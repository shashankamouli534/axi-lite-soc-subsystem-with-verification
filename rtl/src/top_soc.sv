==> flow/design.v <==
package axi_params_pkg;
    parameter int AXI_ADDR_WIDTH = 32;
    parameter int AXI_DATA_WIDTH = 32;
    parameter int AXI_STRB_WIDTH = AXI_DATA_WIDTH / 8;
    typedef enum logic [1:0] {
        AXI_RESP_OKAY   = 2'b00,
        AXI_RESP_EXOKAY = 2'b01,  
        AXI_RESP_SLVERR = 2'b10,
        AXI_RESP_DECERR = 2'b11
    } axi_resp_t;
    parameter logic [AXI_ADDR_WIDTH-1:0] REG_CTRL_OFFSET     = 32'h0000_0000;
    parameter logic [AXI_ADDR_WIDTH-1:0] REG_STATUS_OFFSET   = 32'h0000_0004;
    parameter logic [AXI_ADDR_WIDTH-1:0] REG_DATA_IN_OFFSET  = 32'h0000_0008;
    parameter logic [AXI_ADDR_WIDTH-1:0] REG_DATA_OUT_OFFSET = 32'h0000_000C;
    parameter int CTRL_ENABLE_BIT = 0;
    parameter int STATUS_BUSY_BIT = 0;
    localparam int WORD_ADDR_LSB = 2;  
endpackage
module addr_decode (
    input  logic [31:0] addr,
    output logic        sel_ctrl,
    output logic        sel_status,
    output logic        sel_data_in,
    output logic        sel_data_out,
    output logic        addr_valid
);
    always_comb begin
        sel_ctrl     = 1'b0;
        sel_status   = 1'b0;
        sel_data_in  = 1'b0;
        sel_data_out = 1'b0;
        addr_valid   = 1'b1;
        if (addr[1:0] != 2'b00) begin
            addr_valid = 1'b0;
        end else begin
            case (addr[5:2])
                4'h0: sel_ctrl     = 1'b1;  
                4'h1: sel_status   = 1'b1;  
                4'h2: sel_data_in  = 1'b1;  
                4'h3: sel_data_out = 1'b1;  
                default: addr_valid = 1'b0;
            endcase
        end
    end
endmodule
module axi_lite_slave #(
    parameter ADDR_WIDTH = 32,
    parameter DATA_WIDTH = 32
)(
    input  logic                  ACLK,
    input  logic                  ARESETN,
    output logic                  ctrl_enable,
    output logic [DATA_WIDTH-1:0] data_in,
    input  logic                  status_busy,
    input  logic [DATA_WIDTH-1:0] data_out,
    input  logic                  AWVALID,
    output logic                  AWREADY,
    input  logic [ADDR_WIDTH-1:0] AWADDR,
    input  logic                  WVALID,
    output logic                  WREADY,
    input  logic [DATA_WIDTH-1:0] WDATA,
    output logic                  BVALID,
    input  logic                  BREADY,
    output logic [1:0]            BRESP,
    input  logic                  ARVALID,
    output logic                  ARREADY,
    input  logic [ADDR_WIDTH-1:0] ARADDR,
    output logic                  RVALID,
    input  logic                  RREADY,
    output logic [DATA_WIDTH-1:0] RDATA,
    output logic [1:0]            RRESP
);
    logic [ADDR_WIDTH-1:0] aw_addr;
    logic [ADDR_WIDTH-1:0] ar_addr;
    logic [DATA_WIDTH-1:0] wdata;
    logic aw_seen;
    logic w_seen;
    logic wr_en;
    logic rd_en;
    logic wr_addr_valid;
    logic rd_addr_valid;
    logic [DATA_WIDTH-1:0] reg_rdata;
    logic wr_sel_ctrl, wr_sel_status, wr_sel_data_in, wr_sel_data_out;
    addr_decode u_wr_decode (
        .addr        (aw_addr),
        .sel_ctrl    (wr_sel_ctrl),
        .sel_status  (wr_sel_status),
        .sel_data_in (wr_sel_data_in),
        .sel_data_out(wr_sel_data_out),
        .addr_valid  (wr_addr_valid)
    );
    logic rd_sel_ctrl, rd_sel_status, rd_sel_data_in, rd_sel_data_out;
    addr_decode u_rd_decode (
        .addr        (ar_addr),
        .sel_ctrl    (rd_sel_ctrl),
        .sel_status  (rd_sel_status),
        .sel_data_in (rd_sel_data_in),
        .sel_data_out(rd_sel_data_out),
        .addr_valid  (rd_addr_valid)
    );
    reg_block u_regblock (
        .clk             (ACLK),
        .rst_n           (ARESETN),
        .wr_en           (wr_en),
        .wdata           (wdata),
        .wr_sel_ctrl     (wr_sel_ctrl),
        .wr_sel_data_in  (wr_sel_data_in),
        .rd_en           (rd_en),
        .rd_sel_ctrl     (rd_sel_ctrl),
        .rd_sel_status   (rd_sel_status),
        .rd_sel_data_in  (rd_sel_data_in),
        .rd_sel_data_out (rd_sel_data_out),
        .status_busy     (status_busy),
        .ip_data_out     (data_out),
        .rdata           (reg_rdata),
        .ctrl_enable     (ctrl_enable),
        .data_in         (data_in)
    );
    always_ff @(posedge ACLK or negedge ARESETN) begin
        if (!ARESETN) begin
            AWREADY <= 1'b1;
            WREADY  <= 1'b1;
            BVALID  <= 1'b0;
            BRESP   <= 2'b00;
            aw_seen <= 1'b0;
            w_seen  <= 1'b0;
            wr_en   <= 1'b0;
            aw_addr <= '0;
            wdata   <= '0;
        end else begin
            wr_en <= 1'b0;
            AWREADY <= !aw_seen && !BVALID;
            WREADY  <= !w_seen  && !BVALID;
            if (AWVALID && AWREADY) begin
                aw_addr <= AWADDR;
                aw_seen <= 1'b1;
            end
            if (WVALID && WREADY) begin
                wdata  <= WDATA;
                w_seen <= 1'b1;
            end
            if (aw_seen && w_seen && !BVALID) begin
                wr_en  <= 1'b1;
                BVALID <= 1'b1;
                BRESP  <= wr_addr_valid ? 2'b00 : 2'b10;  
                aw_seen <= 1'b0;
                w_seen  <= 1'b0;
            end
            if (BVALID && BREADY) begin
                BVALID <= 1'b0;
            end
        end
    end
    always_ff @(posedge ACLK or negedge ARESETN) begin
        if (!ARESETN) begin
            ARREADY <= 1'b1;
            RVALID  <= 1'b0;
            RDATA   <= '0;
            RRESP   <= 2'b00;
            rd_en   <= 1'b0;
            ar_addr <= '0;
        end else begin
            rd_en <= 1'b0;
            ARREADY <= !RVALID || (RVALID && RREADY);
            if (ARVALID && ARREADY) begin
                ar_addr <= ARADDR;
                rd_en   <= 1'b1;
                RVALID  <= 1'b1;
            end
            if (rd_en) begin
                RDATA <= reg_rdata;
                RRESP <= rd_addr_valid ? 2'b00 : 2'b10;  
            end
            if (RVALID && RREADY) begin
                RVALID <= 1'b0;
            end
        end
    end
endmodule
module custom_ip #(
    parameter DATA_WIDTH = 32,
    parameter LATENCY    = 4
)(
    input  logic                  clk,
    input  logic                  rst_n,
    input  logic                  ctrl_enable,
    input  logic [DATA_WIDTH-1:0] data_in,
    output logic                  status_busy,
    output logic [DATA_WIDTH-1:0] data_out
);
    logic [$clog2(LATENCY+1)-1:0] cnt;
    logic                         active;
    always_ff @(posedge clk or negedge rst_n) begin
        if (!rst_n) begin
            cnt         <= '0;
            active      <= 1'b0;
            status_busy <= 1'b0;
            data_out    <= '0;
        end else begin
            if (ctrl_enable && !active) begin
                active      <= 1'b1;
                status_busy <= 1'b1;
                cnt         <= '0;
            end
            if (active) begin
                cnt <= cnt + 1'b1;
                if (cnt == LATENCY-1) begin
                    active      <= 1'b0;
                    status_busy <= 1'b0;
                    data_out <= data_in + 32'h10;
                end
            end
        end
    end
endmodule
module reg_block (
    input  logic        clk,
    input  logic        rst_n,
    input  logic        wr_en,
    input  logic [31:0] wdata,
    input  logic        wr_sel_ctrl,
    input  logic        wr_sel_data_in,
    input  logic        rd_en,
    input  logic        rd_sel_ctrl,
    input  logic        rd_sel_status,
    input  logic        rd_sel_data_in,
    input  logic        rd_sel_data_out,
    input  logic        status_busy,
    input  logic [31:0] ip_data_out,
    output logic [31:0] rdata,
    output logic        ctrl_enable,
    output logic [31:0] data_in
);
    always_ff @(posedge clk or negedge rst_n) begin
        if (!rst_n) begin
            ctrl_enable <= 1'b0;
            data_in     <= 32'b0;
        end else if (wr_en) begin
            if (wr_sel_ctrl)
                ctrl_enable <= wdata[0];
            if (wr_sel_data_in)
                data_in <= wdata;
        end
    end
    always_comb begin
        rdata = 32'b0;
        if (rd_en) begin
            unique case (1'b1)
                rd_sel_ctrl:
                    rdata = {31'b0, ctrl_enable};
                rd_sel_status:
                    rdata = {31'b0, status_busy};
                rd_sel_data_in:
                    rdata = data_in;
                rd_sel_data_out:
                    rdata = ip_data_out;
                default:
                    rdata = 32'hDEADBEEF;  
            endcase
        end
    end
endmodule
module top_soc #(
    parameter ADDR_WIDTH = 32,
    parameter DATA_WIDTH = 32
)(
    input  logic                  ACLK,
    input  logic                  ARESETN,
    input  logic                  AWVALID,
    output logic                  AWREADY,
    input  logic [ADDR_WIDTH-1:0] AWADDR,
    input  logic                  WVALID,
    output logic                  WREADY,
    input  logic [DATA_WIDTH-1:0] WDATA,
    output logic                  BVALID,
    input  logic                  BREADY,
    output logic [1:0]            BRESP,
    input  logic                  ARVALID,
    output logic                  ARREADY,
    input  logic [ADDR_WIDTH-1:0] ARADDR,
    output logic                  RVALID,
    input  logic                  RREADY,
    output logic [DATA_WIDTH-1:0] RDATA,
    output logic [1:0]            RRESP
);
    logic        ctrl_enable;
    logic [31:0] data_in;
    logic        status_busy;
    logic [31:0] data_out;
    axi_lite_slave #(
        .ADDR_WIDTH (ADDR_WIDTH),
        .DATA_WIDTH (DATA_WIDTH)
    ) u_axi_slave (
        .ACLK       (ACLK),
        .ARESETN    (ARESETN),
        .AWVALID    (AWVALID),
        .AWREADY    (AWREADY),
        .AWADDR     (AWADDR),
        .WVALID     (WVALID),
        .WREADY     (WREADY),
        .WDATA      (WDATA),
        .BVALID     (BVALID),
        .BREADY     (BREADY),
        .BRESP      (BRESP),
        .ARVALID    (ARVALID),
        .ARREADY    (ARREADY),
        .ARADDR     (ARADDR),
        .RVALID     (RVALID),
        .RREADY     (RREADY),
        .RDATA      (RDATA),
        .RRESP      (RRESP),
        .ctrl_enable(ctrl_enable),
        .data_in    (data_in),
        .status_busy(status_busy),
        .data_out   (data_out)
    );
    custom_ip #(
        .DATA_WIDTH (DATA_WIDTH),
        .LATENCY    (4)
    ) u_custom_ip (
        .clk         (ACLK),
        .rst_n       (ARESETN),
        .ctrl_enable (ctrl_enable),
        .data_in     (data_in),
        .status_busy (status_busy),
        .data_out    (data_out)
    );
endmodule
Step by step through the tools: top_soc --
Tool output for the design above, in the order of the flow. Lines are those of the file above, counted from 1. Operators carry their Yosys type and port widths (W data, S select, Z words). Cell names lack the library's common part. A cell with - has no value.
Set-up: top module top_soc, clock port ACLK, standard-cell library sky130hd, library corner tt_025C_1v80

After elaboration --
Source: Yosys, flattened and elaborated, memories not mapped. Widths are those after wreduce. Registers that Yosys merges into a memory's read port (data or address) are not register bits. Print and check cells do not count. Equal cells are merged and count once.
Operators by class: equality and inequality tests 7, muxes and demuxes 37, reduce/logical cells 30, $add $sub $neg 2
Operators by type and width (count):
- $pmux W32 S4 | 1
- $add A32 B5 Y32 const B | 1
- $mux W1 | 32
- $eq A4 B2 Y1 const B | 4
- $reduce_bool A2 Y1 | 7
- $logic_and A1 B1 Y1 | 10
- $eq A4 B1 Y1 const B | 2
- $logic_not A4 Y1 | 2
- $reduce_or A4 Y1 | 2
- $reduce_and A2 Y1 | 3
- $mux W3 | 2
- $logic_not A1 Y1 | 5
- $mux W2 | 2
- $add A3 B1 Y3 const B | 1
- $eq A3 B2 Y1 const B | 1
- $logic_or A1 B1 Y1 | 1
Bit counts: register bits 159

Logic depth --
Depth = most cells in a row (Yosys ltp): at word level without a register or memory, in the mapped netlist without a sequential cell, where the memories' decode and read muxes count.
Depth: depth after elaboration 5, ABC_AREA 0, gate-level depth with buffers 7, mapped depth without buffers 5

Mapped cells and area --
Source: synth_stat.txt of the flow (Yosys; design flattened, memories mapped). It holds for the ABC_AREA given above (unset counts as 0); a run with the other value may have another netlist.
Cell types:
- dfrtp_1 | count 154, total area 3.85E+03 µm²
- mux2_2 | count 76, total area 855.821 µm²
- nand2_1 | count 48, total area 180.173 µm²
- a22oi_1 | count 23, total area 172.666 µm²
- nor2_1 | count 44, total area 165.158 µm²
- o21ai_0 | count 26, total area 130.125 µm²
- a21oi_1 | count 25, total area 125.12 µm²
- clkbuf_1 | count 27, total area 101.347 µm²
- dfstp_2 | count 3, total area 78.826 µm²
- xor2_1 | count 9, total area 78.826 µm²
- a31oi_1 | count 12, total area 75.072 µm²
- a221o_1 | count 7, total area 70.067 µm²
- and4_1 | count 7, total area 61.309 µm²
- or4_1 | count 8, total area 60.058 µm²
- nand3_1 | count 11, total area 55.053 µm²
- nand4_1 | count 8, total area 50.048 µm²
- nor2b_1 | count 8, total area 50.048 µm²
- o31ai_1 | count 6, total area 45.043 µm²
Other cell types: 24; their cells: 54.
Mapped netlist: sequential part of the area 0.0039325 mm², cell area after synthesis 0.0066063 mm², mapped flip-flops 157, cell count 556, buffer cells 36
By module: a second synthesis without flattening, with its own total; a netlist apart from the flattened one above.
Unflattened totals: cells (unflattened synthesis) 680, area total of the unflattened synthesis 0.0091863 mm²
Rows give one instance, submodules left out.
Modules:
- axi_lite_slave | cells 303, instances 1, area 0.0053414 mm², sequential area 0.0034821 mm²
- custom_ip | cells 213, instances 1, area 0.0019644 mm², sequential area 0.0009259 mm²
- reg_block | cells 152, instances 1, area 0.001788 mm², sequential area 0.0008258 mm²
- addr_decode | cells 6, instances 2, area 0.0000463 mm², sequential area 0 mm²
- top_soc | cells 0, instances 1, area 0 mm², sequential area 0 mm²

Path before layout --
OpenSTA on the mapped netlist: ideal clock, no wires. The path of least setup slack (recovery checks aside). Input and output delay are each 20% of the period. Register names are those of the netlist, which keeps one name where synthesis merged equal registers.
Path after synthesis: path type reg-to-reg, from register u_axi_slave.u_regblock.data_in[4], to register u_custom_ip.data_out[26], arrival time 1706 ps, clock period 1810 ps, required time 1728 ps, path delay 1788 ps, driving pins on the path 7, slack 23 ps, launch time at the first pin 0 ps, library setup time 82 ps, period reached after synthesis 1787 ps
"path delay" is the arrival time less input delay plus setup time. "driving pins on the path" counts driving pins, that of a launching flip-flop among them; a cell with two outputs on the path counts twice. "period reached after synthesis" = period - worst setup slack (recovery checks aside). The figure is calculated, with input and output delays left at 20% of the set period. Between the ends stands the longest chain of elaborated cells between them, by number of cells; it is not shown to be the way that was timed. Of several equally long chains one is given. A line is the first line of the expression or statement that the cell stems from. Yosys adds cells for indexed reads and writes and turns some case tables into memories.
Between the ends, after synthesis: path through dfrtp_1 > ha_1 > and3_1 > buf_2 > nand3_1 > or4_1 > a31oi_1, length of the longest elaborated chain 1, elaborated cells on any way between the ends 1, those cells by class add/sub (1)
Ends and longest elaborated chain, after synthesis:
- start: declaration | RTL line 232 | output logic [31:0] data_in
- start: assignment | RTL line 237 | data_in     <= 32'b0;
- start: assignment | RTL line 242 | data_in <= wdata;
- $add A32 B5 Y32 | RTL line 210 | data_out <= data_in + 32'h10;
- end: assignment | RTL line 198 | data_out    <= '0;
- end: assignment | RTL line 210
- end: declaration | RTL line 189 | output logic [DATA_WIDTH-1:0] data_out

Path in the finished layout --
Path of least setup slack in the final report of job 2 (OpenROAD, finished layout, wires in). Where an end is a register, its clock arrival counts in the times. The path's times are printed in steps of 10 ps; the period is the one set.
Path post-layout: path type reg-to-reg, from register u_axi_slave.u_regblock.data_in[4], to register u_custom_ip.data_out[28], required time 1790 ps, arrival time 1990 ps, slack -200 ps, clock period 1450 ps, driving pins on the path 6, library setup time 80 ps, launch time at the first pin 430 ps
Between the ends stands the longest chain of elaborated cells between them, by number of cells; it is not shown to be the way that was timed. Of several equally long chains one is given.
Between the ends, post-layout: path through dfrtp_1 > ha_2 > and3_4 > nand3_4 > or4_1 > a31oi_1, length of the longest elaborated chain 1, elaborated cells on any way between the ends 1, those cells by class add/sub (1)
Ends and longest elaborated chain, post-layout:
- start: declaration | RTL line 232 | output logic [31:0] data_in
- start: assignment | RTL line 237 | data_in     <= 32'b0;
- start: assignment | RTL line 242 | data_in <= wdata;
- $add A32 B5 Y32 | RTL line 210 | data_out <= data_in + 32'h10;
- end: assignment | RTL line 198 | data_out    <= '0;
- end: assignment | RTL line 210
- end: declaration | RTL line 189 | output logic [DATA_WIDTH-1:0] data_out

==> runs of top_soc <==
Module top_soc, platform sky130hd: 2 stored runs of the flow (Yosys, OpenROAD) with differing settings, in no particular order. Input and output delays are each 20% of the period that was set; the output load is 0.01 pF.
By "clock period reached" is meant the clock period of the run minus its worst setup slack. This is arithmetic on one report: input and output delays are still those of the set period (20% each).
"time of the worst setup path" = time allowed to the worst setup path (clock period - input delay - output delay, where it has them) - its slack; a late launch clock adds to it, a late capture clock takes from it.
"time of the worst setup path" is known to 10 ps.

* Job 1 | settings: period_ns 2.04; CORE_UTILIZATION 69; SETUP_SLACK_MARGIN 0.34; PLACE_DENSITY_LB_ADDON 0.2; CELL_PAD_IN_SITES_DETAIL_PLACEMENT 1; CTS_CLUSTER_SIZE 49; SLEW_MARGIN 15; CAP_MARGIN 20; CORE_MARGIN 2 | no results, placement failed with DPL-0033
* Job 2 | settings: period_ns 1.45; CORE_UTILIZATION 36; PLACE_DENSITY_LB_ADDON 0.27; CORE_ASPECT_RATIO 0.53; CELL_PAD_IN_SITES_DETAIL_PLACEMENT 0; GPL_ROUTABILITY_DRIVEN 0; CTS_CLUSTER_DIAMETER 337; SLEW_MARGIN 30; MIN_ROUTING_LAYER met1; CAP_MARGIN 20; CORE_MARGIN 2 | results: cell area after synthesis 0.0066063 mm²; die footprint 0.0195055 mm²; post-route utilization 0.54; worst setup slack after layout -204 ps; setup TNS -10861 ps; clock period reached 1654 ps; time of the worst setup path 1650 ps; kind of the worst setup path reg-to-reg
